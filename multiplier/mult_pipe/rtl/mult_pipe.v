==> flow/design.v <==
module mult_pipe #(
    parameter M = 5 ,
    parameter N = 4        
) (
    input   wire                clk             ,
    input   wire                rst             ,
    input   wire                mult_in_valid   ,
    input   wire    [M-1:0]     mult_in_a       ,
    input   wire    [N-1:0]     mult_in_b       ,
    output  reg                 mult_out_valid  ,
    output  reg     [M+N-1:0]   mult_out            
);
    wire    [0:0]       mult_shift_valid [N:0];
    wire    [M+N-1:0]   mult_shift_a [N:0]  ;
    wire    [M+N-1:0]   mult_shift_b [N:0]  ;
    wire    [M+N-1:0]   mult_shift_acc [N:0];
    wire    [1:0]       sign_out [N:0]      ;
    mult_pipe_cell#(
        .M               ( M ),
        .N               ( N ),
        .PIPE_STAGE      ( 0 )
    )u_mult_pipe_cell(
        .clk             ( clk                  ),
        .rst             ( rst                  ),
        .mult_in_valid   ( mult_in_valid        ),
        .mult_in_a       ( {{N{mult_in_a[M-1]}}, mult_in_a}            ),
        .mult_in_b       ( {{M{mult_in_b[N-1]}}, mult_in_b}            ),
        .mult_in_acc     ( 'd0                  ),
        .sign_in         ( 'd0                  ),
        .mult_out_valid  ( mult_shift_valid[0]  ),
        .sign_out        ( sign_out[0]          ),
        .mult_out_a      ( mult_shift_a[0]      ),
        .mult_out_b      ( mult_shift_b[0]      ),
        .mult_out_acc    ( mult_shift_acc[0]    )
    );
    genvar i;
    generate
        for(i=1; i<N+1; i=i+1)begin
            mult_pipe_cell#(
                .M               ( M ),
                .N               ( N ),
                .PIPE_STAGE      ( i )
            )u_mult_pipe_cell(
                .clk             ( clk                  ),
                .rst             ( rst                  ),
                .mult_in_valid   ( mult_shift_valid[i-1]      ),
                .sign_in         ( sign_out[i-1]      ),
                .mult_in_a       ( mult_shift_a[i-1]      ),
                .mult_in_b       ( mult_shift_b[i-1]      ),
                .mult_in_acc     ( mult_shift_acc[i-1]      ),
                .mult_out_valid  ( mult_shift_valid[i]  ),
                .sign_out        ( sign_out[i]          ),
                .mult_out_a      ( mult_shift_a[i]      ),
                .mult_out_b      ( mult_shift_b[i]      ),
                .mult_out_acc    ( mult_shift_acc[i]    )
            );
        end
    endgenerate 
    always @(posedge clk ) begin
        if (rst==1'b1) begin
            mult_out <= 'd0;
        end
        else if (mult_shift_valid[N] == 1'b1) begin
            mult_out <= ^sign_out[N] ? ~mult_shift_acc[N] + 1 : mult_shift_acc[N];
        end
    end
    always @(posedge clk ) begin
        if (rst==1'b1) begin
            mult_out_valid <= 1'b0;
        end
        else begin
            mult_out_valid <= mult_shift_valid[N];
        end
    end
endmodule
module mult_pipe_cell #(
    parameter M = 5         ,
    parameter N = 4         ,
    parameter PIPE_STAGE = 1
) (
    input   wire                clk             ,
    input   wire                rst             ,
    input   wire                mult_in_valid   ,
    input   wire    [M+N-1:0]   mult_in_a       ,
    input   wire    [M+N-1:0]   mult_in_b       ,
    input   wire    [M+N-1:0]   mult_in_acc     ,
    input   wire    [1:0]       sign_in         ,
    output  reg                 mult_out_valid  ,
    output  reg     [1:0]       sign_out        ,
    output  reg     [M+N-1:0]   mult_out_a      ,
    output  reg     [M+N-1:0]   mult_out_b      ,
    output  reg     [M+N-1:0]   mult_out_acc         
);
    generate
        if (PIPE_STAGE == 0) begin
            always @(posedge clk ) begin
                if (rst==1'b1) begin
                    sign_out <= 'd0;
                    mult_out_a <= 'd0;
                    mult_out_b <= 'd0;
                    mult_out_acc <= 'd0;
                end
                else if (mult_in_valid == 1'b1) begin
                    sign_out <= {mult_in_a[M+N-1], mult_in_b[M+N-1]};
                    mult_out_a <= mult_in_a[M+N-1] ? ~mult_in_a + 1 : mult_in_a;
                    mult_out_b <= mult_in_b[M+N-1] ? ~mult_in_b + 1 : mult_in_b;
                    mult_out_acc <= 'd0;
                end
            end
        end
        else begin
            always @(posedge clk ) begin
                if (rst==1'b1) begin
                    sign_out <= 'd0;
                    mult_out_a <= 'd0;
                    mult_out_b <= 'd0;
                    mult_out_acc <= 'd0;
                end
                else if (mult_in_valid == 1'b1) begin
                    sign_out <= sign_in;
                    mult_out_a <= mult_in_a << 1'b1;
                    mult_out_b <= mult_in_b >> 1'b1;
                    mult_out_acc <= mult_in_b[0] ? mult_in_acc + mult_in_a : mult_in_acc;
                end
            end
        end
    endgenerate
    always @(posedge clk ) begin
        if (rst==1'b1) begin
            mult_out_valid <= 1'b0; 
        end
        else  begin
            mult_out_valid <= mult_in_valid; 
        end
    end
endmodule
# [Reports on mult_pipe]
# Tool output for the design above, in the order of the flow.
# Lines are those of the file above, counted from 1.
# Operators carry their Yosys type and port widths (W data, S select, Z words).
# Library cell names are shortened.
# The mark -- stands for no value.
[inputs] top_module="mult_pipe" clock_port="clk" cell_library="sky130hd" lib_corner="tt_025C_1v80"

# [Word-level counts]
# Counts by Yosys on the flattened word-level netlist (proc, flatten, opt, wreduce). Print and check cells are left out. Cells with the same type and inputs are merged into one.
[word_totals] output_inout_bits=10 regBits=101 input_bits=12 word_cells=41
[op_classes] n_addsub=6 muxes=7 bitwise=3 n_reduce_logical=1
[op_table] op="$mux W9" count=6
[op_table] op="$add A9 B9 Y9" count=3
[op_table] op="$add A9 B1 Y9 const B" count=2
[op_table] op="$not A9 Y9" count=2
[op_table] op="$add A4 B1 Y4 const B" count=1
[op_table] op="$not A4 Y4" count=1
[op_table] op="$mux W4" count=1
[op_table] op="$reduce_xor A2 Y1" count=1

# [Logic depth]
# Longest topological path by Yosys (ltp), each cell counted once; first at word level (registers and memories cut), then after technology mapping (sequential cells cut; the memories' decode and read muxes count).
[depth] depth_word=3 abc_area=0 ltp_mapped=8 mapped_depth_nobuf=8

# [Mapped cells and area]
# Source: synth_stat.txt of the flow (Yosys; design flattened, memories mapped). It holds for the ABC_AREA given above (unset counts as 0); a run with the other value may have another netlist.
[types] cell_type="dfxtp_1" count=101 area_total_um2=2.02E+03
[types] cell_type="mux2i_1" count=61 area_total_um2=610.586
[types] cell_type="nor2_1" count=99 area_total_um2=371.606
[types] cell_type="ha_1" count=21 area_total_um2=262.752
[types] cell_type="a211oi_1" count=25 area_total_um2=187.68
[types] cell_type="xnor2_1" count=18 area_total_um2=157.651
[types] cell_type="nor2b_1" count=17 area_total_um2=106.352
[types] cell_type="a21oi_1" count=21 area_total_um2=105.101
[types] cell_type="o21ai_0" count=16 area_total_um2=80.077
[types] cell_type="inv_1" count=17 area_total_um2=63.811
[types] cell_type="buf_2" count=12 area_total_um2=60.058
[types] cell_type="fa_1" count=3 area_total_um2=60.058
[types] cell_type="a31oi_1" count=8 area_total_um2=50.048
[types] cell_type="nand2b_1" count=8 area_total_um2=50.048
[types] cell_type="clkbuf_1" count=13 area_total_um2=48.797
[types] cell_type="a21o_1" count=5 area_total_um2=37.536
[types] cell_type="and2_1" count=6 area_total_um2=37.536
[types] cell_type="a311oi_1" count=4 area_total_um2=35.034
# Not listed: further types 20, cells in them 55.
[synth_totals] area_um2=4688.2 stdcells=510 ff_cells=101 seqArea_um2=2021.9 n_buf=31
# By module: a second synthesis without flattening, with its own total; a netlist apart from the flattened one above.
[hier_totals] cells_unflattened=848 hier_area_um2=7768.7
# Each row is one instance without its submodules.
[by_module] module="mult_pipe_cell" instances=1 mod_area_um2=1486.4 n_cells=160
[by_module] module="mult_pipe_cell" instances=1 mod_area_um2=1472.7 n_cells=158
[by_module] module="mult_pipe_cell" instances=1 mod_area_um2=1472.7 n_cells=158
[by_module] module="mult_pipe_cell" instances=1 mod_area_um2=1472.7 n_cells=158
[by_module] module="mult_pipe_cell" instances=1 mod_area_um2=1218.7 n_cells=146
[by_module] module="mult_pipe" instances=1 mod_area_um2=645.6 n_cells=68

# [Worst setup path after synthesis]
# Source: OpenSTA report_checks on the synthesized netlist (no wires, ideal clock, input and output delay 20% of the period each), path of least setup slack; recovery checks are left aside. Register names are those of the netlist, which keeps one name where synthesis merged equal registers.
[synth_timing] path_kind="register -> register" startpoint="register genblk1[2].u_mult_pipe_cell.mult_out_acc[2]" endpoint="register genblk1[3].u_mult_pipe_cell.mult_out_acc[8]" t_first_pin_ps=0 path_delay_ps=1738 setup_time_ps=131 slack_ps=-27 arrival_time_ps=1607 required_time_ps=1579 n_path_buf=0 path_stages=8 period_ps=1710 period_less_setup_slack_ps=1737
# "path_delay_ps" is the arrival time less input delay plus setup time.
# "path_stages": output pins that drive a net of the path, with the launching flip-flop's if there is one; two outputs of one cell count as two.
# "period_less_setup_slack_ps" is the clock period less the worst setup slack; recovery checks do not enter. This is arithmetic on one report: input and output delays are still those of the set period (20% each).
# The rows between start and end are the longest chain of elaborated cells between them; the timing report does not say that the signal goes this way. Where chains are equally long, one stands for them.
# A line is the first line of the expression or statement that the cell stems from. Yosys adds cells for indexed reads and writes and turns some case tables into memories.
[synth_between] path_cell_list="dfxtp_1 ha_1 fa_1 a211oi_1 o21bai_1 a21oi_1 xnor2_1 o22ai_1" elab_chain_len=2 cone_cells=2 lines_between=1 classes_between="1 x add/sub; 1 x mux"
[synth_rtl] element="from (decl)" line_no=92 rtl="output  reg     [M+N-1:0]   mult_out_acc"
[synth_rtl] element="from (assign)" line_no=117 rtl="mult_out_acc <= 'd0;"
[synth_rtl] element="from (assign)" line_no=123 rtl="mult_out_acc <= mult_in_b[0] ? mult_in_acc + mult_in_a : mult_in_acc;"
[synth_rtl] element="$add A9 B9 Y9" line_no=123
[synth_rtl] element="$mux W9" line_no=123
[synth_rtl] element="to (assign)" line_no=117
[synth_rtl] element="to (assign)" line_no=123
[synth_rtl] element="to (decl)" line_no=92

# [Timing after layout]
# Path of least setup slack in the final report of flow run 2 (OpenROAD, finished layout, wires in). Where an end is a register, its clock arrival counts in the times.
# The report prints the path's times to 10 ps; the period is as set.
[layout_timing] path_kind="register -> register" startpoint="register genblk1[2].u_mult_pipe_cell.mult_out_acc[2]" endpoint="register genblk1[3].u_mult_pipe_cell.mult_out_acc[8]" n_path_buf=0 t_first_pin_ps=360 slack_ps=960 path_stages=8 required_time_ps=3190 setup_time_ps=130 arrival_time_ps=2230 period_ps=2960
# The rows between start and end are the longest chain of elaborated cells between them; the timing report does not say that the signal goes this way. Where chains are equally long, one stands for them.
[layout_between] path_cell_list="dfxtp_1 ha_1 fa_1 a211oi_1 o21bai_1 a21oi_1 xnor2_1 o22ai_1" elab_chain_len=2 cone_cells=2 lines_between=1 classes_between="1 x add/sub; 1 x mux"
[layout_rtl] element="from (decl)" line_no=92 rtl="output  reg     [M+N-1:0]   mult_out_acc"
[layout_rtl] element="from (assign)" line_no=117 rtl="mult_out_acc <= 'd0;"
[layout_rtl] element="from (assign)" line_no=123 rtl="mult_out_acc <= mult_in_b[0] ? mult_in_acc + mult_in_a : mult_in_acc;"
[layout_rtl] element="$add A9 B9 Y9" line_no=123
[layout_rtl] element="$mux W9" line_no=123
[layout_rtl] element="to (assign)" line_no=117
[layout_rtl] element="to (assign)" line_no=123
[layout_rtl] element="to (decl)" line_no=92

Memo
Re: implementation data of mult_pipe

Top module mult_pipe; platform sky130hd; tools Yosys and OpenROAD; 2 stored runs in no particular order. Input and output delays are each 20% of the period that was set; the output load is 0.01 pF.
"achievedPeriod_ps" means the clock period less the worst setup slack. The figure is calculated, with input and output delays left at 20% of the set period.
"worst_path_allowed_less_slack_ps" is the time allowed to the run's worst setup path (the clock period less input and output delay, where it has them) less its slack. Clock arrival times count: a late capture clock shortens it, a late launch clock lengthens it.
"power_total_w" rests on the timing tool's default activity at the inputs, not on a simulated workload.
"worst_path_allowed_less_slack_ps" is given in steps of 10 ps.

[flow] flow run 1: files
==> flow/run.sh <==
#!/bin/bash
# the make line also repeats the synthesis and layout settings of config.mk as NAME=value (left out here)
make -C /OpenROAD-flow-scripts/flow DESIGN_CONFIG=/design/flow/config.mk WORK_HOME=/design/flow/orfs CLKGATE_MAP_FILE= finish
==> flow/config.mk <==
export PLATFORM = sky130hd
export DESIGN_NAME = mult_pipe
export DESIGN_NICKNAME = mult_pipe
export VERILOG_FILES = /design/flow/design.v
export SDC_FILE = /design/flow/constraint.sdc
export NUM_CORES = 4
export LEC_CHECK = 0
export CAP_MARGIN = 20
export CELL_PAD_IN_SITES_DETAIL_PLACEMENT = 0
export CELL_PAD_IN_SITES_GLOBAL_PLACEMENT = 3
export CORE_ASPECT_RATIO = 0.78
export CORE_MARGIN = 6
export CORE_UTILIZATION = 72
export CTS_CLUSTER_DIAMETER = 233
export GPL_TIMING_DRIVEN = 0
export PLACE_DENSITY_LB_ADDON = 0.01
export SLEW_MARGIN = 20
==> flow/constraint.sdc <==
create_clock -name core_clock -period 1.14 [get_ports {clk}]
set_input_delay 0.2280 -clock core_clock [delete_from_list [all_inputs] [get_ports {clk}]]
set_output_delay 0.2280 -clock core_clock [all_outputs]
set_load 0.01 [all_outputs]

[flow] flow run 1: not finished: placement ended with error FLW-0024

[flow] flow run 2: files
==> flow/run.sh <==
#!/bin/bash
# the make line also repeats the synthesis and layout settings of config.mk as NAME=value (left out here)
make -C /OpenROAD-flow-scripts/flow DESIGN_CONFIG=/design/flow/config.mk WORK_HOME=/design/flow/orfs CLKGATE_MAP_FILE= finish
==> flow/config.mk <==
export PLATFORM = sky130hd
export DESIGN_NAME = mult_pipe
export DESIGN_NICKNAME = mult_pipe
export VERILOG_FILES = /design/flow/design.v
export SDC_FILE = /design/flow/constraint.sdc
export NUM_CORES = 4
export LEC_CHECK = 0
export ABC_AREA = 0
export CAP_MARGIN = 20
export CELL_PAD_IN_SITES_GLOBAL_PLACEMENT = 0
export CORE_ASPECT_RATIO = 1.21
export CORE_MARGIN = 2
export CORE_UTILIZATION = 71
export CTS_CLUSTER_DIAMETER = 124
export CTS_CLUSTER_SIZE = 58
export GPL_TIMING_DRIVEN = 0
export HOLD_SLACK_MARGIN = 0.09
export PLACE_DENSITY = 0.51
export SETUP_SLACK_MARGIN = 0.44
export SLEW_MARGIN = 35
==> flow/constraint.sdc <==
create_clock -name core_clock -period 2.96 [get_ports {clk}]
set_input_delay 0.5920 -clock core_clock [delete_from_list [all_inputs] [get_ports {clk}]]
set_output_delay 0.5920 -clock core_clock [all_outputs]
set_load 0.01 [all_outputs]

[flow] flow run 2: metrics
[metrics] dieArea_um2 = 7271.9
[metrics] post_route_stdcell_area_um2 = 5151.2
[metrics] final_setup_ws_ps = 956
[metrics] ws_hold_ps = 468
[metrics] power_total_w = 0.002332
[metrics] achievedPeriod_ps = 2004
[metrics] final_setup_tns_ps = 0
[metrics] yosys.chip_area_um2 = 4688.2
[metrics] post_route_util_pct = 80.9
[metrics] worst_path_allowed_less_slack_ps = 2000
[metrics] worst_path_kind = register -> register

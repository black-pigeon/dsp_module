==> flow/design.v <==
module cic_dec_filter #(
    parameter R     = 32,            
    parameter M     = 1 ,            
    parameter N     = 3 ,            
    parameter BIN   = 12,            
    parameter BOUT  = 24             
) (
    input   wire                clk         ,
    input   wire                rst         ,
    input   wire    [BIN-1:0]   din         ,
    input   wire                din_valid   ,
    output  wire    [BOUT-1:0]  dout        ,
    output  wire                dout_valid  
);
    generate    
        genvar i;
        for ( i=0 ; i<N ; i=i+1 ) begin :LOOP
            reg  [BOUT-1:0]acc;
            wire [BOUT-1:0]sum;
            if ( i == 0 ) begin
                assign sum = acc + {{(BOUT-BIN){din[BIN-1]}},din};
            end else begin
                assign sum = acc + ( LOOP[i-1].sum );
            end
            always@(posedge clk)begin
                if (rst==1'b1)begin
                    acc <= {(BOUT){1'd0}};
                end else if (din_valid == 1'b1) begin
                    acc <= sum;
                end   
            end    
        end
    endgenerate
    wire [BOUT-1:0]acc_out;
    assign acc_out=LOOP[N-1].sum;
    reg [$clog2(R)-1:0]cnt0;
    reg [BOUT-1:0]dec_out;
    assign dval = (cnt0==(R-1));
    always@(posedge clk)begin
        if (rst==1'b1) begin
            cnt0    <=  'd0;
            dec_out <=  'd0;
        end else if(din_valid == 1'b1)begin
            cnt0    <=  dval?'d0        :cnt0 + 1'd1;
            dec_out <=  dval?acc_out   :dec_out;
        end
    end
    generate
        genvar j;
        for ( j=0 ; j<N ; j=j+1 ) begin :LOOP2
            reg  [BOUT-1:0]comb[0:M-1];
            wire [BOUT-1:0]sub;   
            integer k;
            if ( j == 0 ) begin
                if (M==1) begin
                    assign sub = dec_out - comb[0];
                    always@(posedge clk )begin
                        if (rst==1'b1)begin
                            comb[0] <= {(BOUT){1'd0}};
                        end else begin
                            comb[0] <= (dval) ? dec_out : comb[0];
                        end
                    end  
                end else begin
                    assign sub = dec_out - comb[M-1];
                    always@(posedge clk )begin
                        if (rst==1'b1)begin
                            for (k = 0; k<M; k=k+1) begin
                                comb[k] <= {(BOUT){1'd0}};
                            end
                        end else if (dval) begin
                            comb[0] <= dec_out;
                            for (k = 1; k<M; k=k+1) begin
                                comb[k] <= comb[k-1];
                            end
                        end 
                    end  
                end
            end else begin
                if (M==1) begin
                    assign sub = LOOP2[j-1].sub - comb[0];
                    always@(posedge clk )begin
                        if (rst==1'b1)begin
                            comb[0] <= {(BOUT){1'd0}};
                        end else begin
                            comb[0] <= (dval) ? LOOP2[j-1].sub : comb[0];
                        end
                    end  
                end else begin
                    assign sub = LOOP2[j-1].sub - comb[M-1];
                    always@(posedge clk )begin
                        if (rst==1'b1)begin
                            for (k = 0; k<M; k=k+1) begin
                                comb[k] <= {(BOUT){1'd0}};
                            end
                        end else if(dval)begin
                            comb[0] <=  LOOP2[j-1].sub;
                            for (k = 1; k<M; k=k+1) begin
                                comb[k] <= comb[k-1];
                            end
                        end
                    end 
                end
            end
        end
        endgenerate
        assign dout = LOOP2[N-1].sub;
        reg comb_valid;
        always @(posedge clk ) begin
            if (rst==1'b1) begin
                comb_valid <= 1'b0;
            end else begin
                comb_valid <= dval;
            end
        end
        assign dout_valid = comb_valid;
endmodule
* From RTL to reports: cic_dec_filter
Tool output for the design above, in the order of the flow.
Lines are those of the file above, counted from 1.
Operators: Yosys type, input widths -> output width; for muxes data width and select width s.
The mark -- stands for no value.
- Top module :: cic_dec_filter
- Clock port :: clk
- Cell library :: sky130hd
- Corner :: tt_025C_1v80

* Elaborated design
Counts by Yosys on the flattened word-level netlist (proc, flatten, opt, wreduce). Print and check cells are left out. Cells with the same type and inputs are merged into one.
- Register bits after elaboration :: 174
- Bits of input ports :: 15
- Output and inout port bits :: 25
- Word-level cells :: 19
- $add $sub $neg :: 7
- Equality and inequality tests :: 1
- Muxes and demuxes :: 1
- Reduce/logical cells :: 1
** Operator list (number)
- $add 24x24->24 :: 3
- $sub 24x24->24 :: 3
- $add 5x1->5 const B :: 1
- $eq 5x5->1 const B :: 1
- $mux 5 :: 1
- $reduce_and 2->1 :: 1

* Logic depth
Longest topological path by Yosys (ltp), each cell counted once; first at word level (registers and memories cut), then after technology mapping (sequential cells cut; the memories' decode and read muxes count).
- Depth after elaboration :: 3
- ABC_AREA :: 1
- Mapped depth :: 31
- Depth with buffers taken out :: 31

* Mapped cells and area
Source: synth_stat.txt of the flow (Yosys; design flattened, memories mapped). It holds for the ABC_AREA given above (unset counts as 0); a run with the other value may have another netlist.
** Cell types
- sky130_fd_sc_hd__dfxtp_1 :: number 174, total area 3.48E+03 um^2
- sky130_fd_sc_hd__ha_1 :: number 142, total area 1.78E+03 um^2
- sky130_fd_sc_hd__inv_1 :: number 341, total area 1.28E+03 um^2
- sky130_fd_sc_hd__nand2_1 :: number 296, total area 1.11E+03 um^2
- sky130_fd_sc_hd__a21oi_1 :: number 211, total area 1.06E+03 um^2
- sky130_fd_sc_hd__o21ai_0 :: number 165, total area 825.792 um^2
- sky130_fd_sc_hd__nor2_1 :: number 211, total area 792.01 um^2
- sky130_fd_sc_hd__xor2_1 :: number 75, total area 656.88 um^2
- sky130_fd_sc_hd__nand3_1 :: number 86, total area 430.413 um^2
- sky130_fd_sc_hd__xnor2_1 :: number 33, total area 289.027 um^2
- sky130_fd_sc_hd__o21ai_1 :: number 41, total area 205.197 um^2
- sky130_fd_sc_hd__o211ai_1 :: number 26, total area 195.187 um^2
- sky130_fd_sc_hd__nor3_1 :: number 38, total area 190.182 um^2
- sky130_fd_sc_hd__clkbuf_1 :: number 48, total area 180.173 um^2
- sky130_fd_sc_hd__nand4_1 :: number 22, total area 137.632 um^2
- sky130_fd_sc_hd__a21o_1 :: number 16, total area 120.115 um^2
- sky130_fd_sc_hd__fa_1 :: number 6, total area 120.115 um^2
- sky130_fd_sc_hd__nand2_2 :: number 17, total area 106.352 um^2
Other cell types: 34; their cells: 135.
- Standard cells after synthesis :: 2083
- Cell area after synthesis :: 14067.2 um^2
- Area of sequential cells :: 3483.3 um^2
- Flip-flops :: 174
- Buffer cells :: 54

* Worst setup path after synthesis
Path of least setup slack by OpenSTA after synthesis, without wires, with an ideal clock, recovery checks aside; 20% of the period is set as input and as output delay. Where synthesis merged equal registers, the netlist keeps one of their names.
- Path kind :: reg2out
- Start :: register dec_out[0]
- End :: output dout[23]
- Period :: 12.1 ns
- External output delay :: 2.420 ns
- Time at the first pin :: 0.000 ns
- Data arrival time :: 4.355 ns
- Data required time :: 9.680 ns
- Slack :: 5.325 ns
- Path delay :: 4.355 ns
- Stages on the path :: 27
- Path buffers :: 0
- Synthesis period reached :: 6.775 ns
"path delay" is the arrival time less input delay plus setup time.
A path that ends at an output port has no setup time.
"stages on the path": output pins that drive a net of the path, with the launching flip-flop's if there is one; two outputs of one cell count as two.
"synthesis period reached" = period - worst setup slack (recovery checks aside). The figure is calculated, with input and output delays left at 20% of the set period.
The rows between start and end are the longest chain of elaborated cells between them; the timing report does not say that the signal goes this way. Where chains are equally long, one stands for them.
A line is the first line of the expression or statement that the cell stems from. Yosys adds cells for indexed reads and writes and turns some case tables into memories.
- Cells stage by stage :: sky130_fd_sc_hd__dfxtp_1 sky130_fd_sc_hd__inv_1 sky130_fd_sc_hd__ha_1 sky130_fd_sc_hd__fa_1 sky130_fd_sc_hd__nand3b_1 sky130_fd_sc_hd__nand2_1 sky130_fd_sc_hd__a21oi_2 sky130_fd_sc_hd__o21ai_2 sky130_fd_sc_hd__a21oi_2 sky130_fd_sc_hd__o21ai_1 sky130_fd_sc_hd__nand2_1 sky130_fd_sc_hd__nand3b_1 sky130_fd_sc_hd__nand2_1 sky130_fd_sc_hd__ha_1 sky130_fd_sc_hd__nand2_1 sky130_fd_sc_hd__nor4_1 sky130_fd_sc_hd__nand4_1 sky130_fd_sc_hd__nand3_1 sky130_fd_sc_hd__a21oi_1 sky130_fd_sc_hd__xor2_1 sky130_fd_sc_hd__ha_1 sky130_fd_sc_hd__nand2_1 sky130_fd_sc_hd__nor3_1 sky130_fd_sc_hd__nand3_1 sky130_fd_sc_hd__nand3_1 sky130_fd_sc_hd__xor2_1 sky130_fd_sc_hd__xor2_1
- Length of the longest elaborated chain :: 3
- Elaborated cells on any way between the ends :: 3
** RTL lines, path after synthesis
- start, declared :: RTL line 37 : reg [BOUT-1:0]dec_out;
- start, assigned :: RTL line 42 : dec_out <=  'd0;
- start, assigned :: RTL line 45 : dec_out <=  dval?acc_out   :dec_out;
- $sub 24x24->24 :: RTL line 56 : assign sub = dec_out - comb[0];
- $sub 24x24->24 x2 :: RTL line 81 : assign sub = LOOP2[j-1].sub - comb[0];
- end, declared :: RTL line 12 : output  wire    [BOUT-1:0]  dout        ,
Nets of the timed path that keep an RTL name, with a line that drives or declares them; the list need not be complete.
** Named nets, after synthesis (RTL line)
- LOOP2[0].sub[16] :: 56
- LOOP2[1].sub[21] :: 81

* Timing after layout
From the final timing report of run 1: the path of least setup slack in the routed layout; clock arrival at registers is part of the times.
- Path kind :: reg2out
- Start :: register dec_out[0]
- End :: output dout[22]
- Period :: 11.1 ns
- External output delay :: 2.22 ns
- Time at the first pin :: 0.44 ns
- Data arrival time :: 6.11 ns
- Data required time :: 8.88 ns
- Slack :: 2.77 ns
- Stages on the path :: 26
- Path buffers :: 1
The rows between start and end are the longest chain of elaborated cells between them; the timing report does not say that the signal goes this way. Where chains are equally long, one stands for them.
- Cells stage by stage :: sky130_fd_sc_hd__dfxtp_1 sky130_fd_sc_hd__inv_1 sky130_fd_sc_hd__ha_1 sky130_fd_sc_hd__fa_1 sky130_fd_sc_hd__nand3b_1 sky130_fd_sc_hd__nand2_1 sky130_fd_sc_hd__a21oi_2 sky130_fd_sc_hd__o21ai_2 sky130_fd_sc_hd__a21oi_2 sky130_fd_sc_hd__o21ai_1 sky130_fd_sc_hd__nand2_1 sky130_fd_sc_hd__nand3b_1 sky130_fd_sc_hd__nand2_1 sky130_fd_sc_hd__ha_1 sky130_fd_sc_hd__nand2_1 sky130_fd_sc_hd__nor4_2 sky130_fd_sc_hd__nand4_1 sky130_fd_sc_hd__nand3_1 sky130_fd_sc_hd__xor2_1 sky130_fd_sc_hd__ha_1 sky130_fd_sc_hd__nand2_1 sky130_fd_sc_hd__nor4_1 sky130_fd_sc_hd__nand3_1 sky130_fd_sc_hd__nand3_1 sky130_fd_sc_hd__xor2_1 sky130_fd_sc_hd__clkdlybuf4s50_1
- Length of the longest elaborated chain :: 3
- Elaborated cells on any way between the ends :: 3
** RTL lines, path post-layout
- start, declared :: RTL line 37 : reg [BOUT-1:0]dec_out;
- start, assigned :: RTL line 42 : dec_out <=  'd0;
- start, assigned :: RTL line 45 : dec_out <=  dval?acc_out   :dec_out;
- $sub 24x24->24 :: RTL line 56 : assign sub = dec_out - comb[0];
- $sub 24x24->24 x2 :: RTL line 81 : assign sub = LOOP2[j-1].sub - comb[0];
- end, declared :: RTL line 12 : output  wire    [BOUT-1:0]  dout        ,
Nets of the timed path that keep an RTL name, with a line that drives or declares them; the list need not be complete.
** Named nets, post-layout (RTL line)
- LOOP2[0].sub[16] :: 56
- LOOP2[1].sub[19] :: 81

==> runs of cic_dec_filter <==
Stored flow runs of cic_dec_filter (2 of them; Yosys, OpenROAD, sky130hd). They differ in their settings and are not a sequence. Constraints: input delay and output delay 20% of the set period each, output load 0.01 pF.
By "period reached" is meant the clock period of the run minus its worst setup slack. This is arithmetic on one report: input and output delays are still those of the set period (20% each).
"power consumption" is the tool's figure for a default switching activity; nothing was simulated.

* Run 1
** Files
==> flow/run.sh <==
#!/bin/bash
# the make line also repeats the synthesis and layout settings of config.mk as NAME=value (left out here)
make -C /OpenROAD-flow-scripts/flow DESIGN_CONFIG=/design/flow/config.mk WORK_HOME=/design/flow/orfs CLKGATE_MAP_FILE= finish
==> flow/config.mk <==
export PLATFORM = sky130hd
export DESIGN_NAME = cic_dec_filter
export DESIGN_NICKNAME = cic_dec_filter
export VERILOG_FILES = /design/flow/design.v
export SDC_FILE = /design/flow/constraint.sdc
export NUM_CORES = 4
export LEC_CHECK = 0
export ABC_AREA = 1
export CAP_MARGIN = 20
export CORE_ASPECT_RATIO = 1.02
export CORE_MARGIN = 3
export CORE_UTILIZATION = 37
export MAX_ROUTING_LAYER = met5
export PLACE_DENSITY_LB_ADDON = 0.22
export SLEW_MARGIN = 20
export TNS_END_PERCENT = 100
==> flow/constraint.sdc <==
create_clock -name core_clock -period 11.1 [get_ports {clk}]
set_input_delay 2.2200 -clock core_clock [delete_from_list [all_inputs] [get_ports {clk}]]
set_output_delay 2.2200 -clock core_clock [all_outputs]
set_load 0.01 [all_outputs]
** Results
- Cell area after synthesis :: 14067.2 um^2
- Period reached :: 8.329 ns
- Worst slack on setup checks :: 2.771 ns
- Die size :: 40395.3 um^2
- Power consumption :: 3.139 mW
- Area of the standard cells in the finished layout :: 15436.1 um^2

* Run 2
** Files
==> flow/run.sh <==
#!/bin/bash
# the make line also repeats the synthesis and layout settings of config.mk as NAME=value (left out here)
make -C /OpenROAD-flow-scripts/flow DESIGN_CONFIG=/design/flow/config.mk WORK_HOME=/design/flow/orfs CLKGATE_MAP_FILE= finish
==> flow/config.mk <==
export PLATFORM = sky130hd
export DESIGN_NAME = cic_dec_filter
export DESIGN_NICKNAME = cic_dec_filter
export VERILOG_FILES = /design/flow/design.v
export SDC_FILE = /design/flow/constraint.sdc
export NUM_CORES = 4
export LEC_CHECK = 0
export CAP_MARGIN = 20
export CORE_MARGIN = 2
export CORE_UTILIZATION = 40
export SLEW_MARGIN = 20
==> flow/constraint.sdc <==
create_clock -name core_clock -period 5.46 [get_ports {clk}]
set_input_delay 1.0920 -clock core_clock [delete_from_list [all_inputs] [get_ports {clk}]]
set_output_delay 1.0920 -clock core_clock [all_outputs]
set_load 0.01 [all_outputs]
** Results
- Cell area after synthesis :: 13103.8 um^2
- Period reached :: 6.446 ns
- Worst slack on setup checks :: -0.986 ns
- Die size :: 34223.2 um^2
- Power consumption :: 8.702 mW
- Area of the standard cells in the finished layout :: 18970.7 um^2
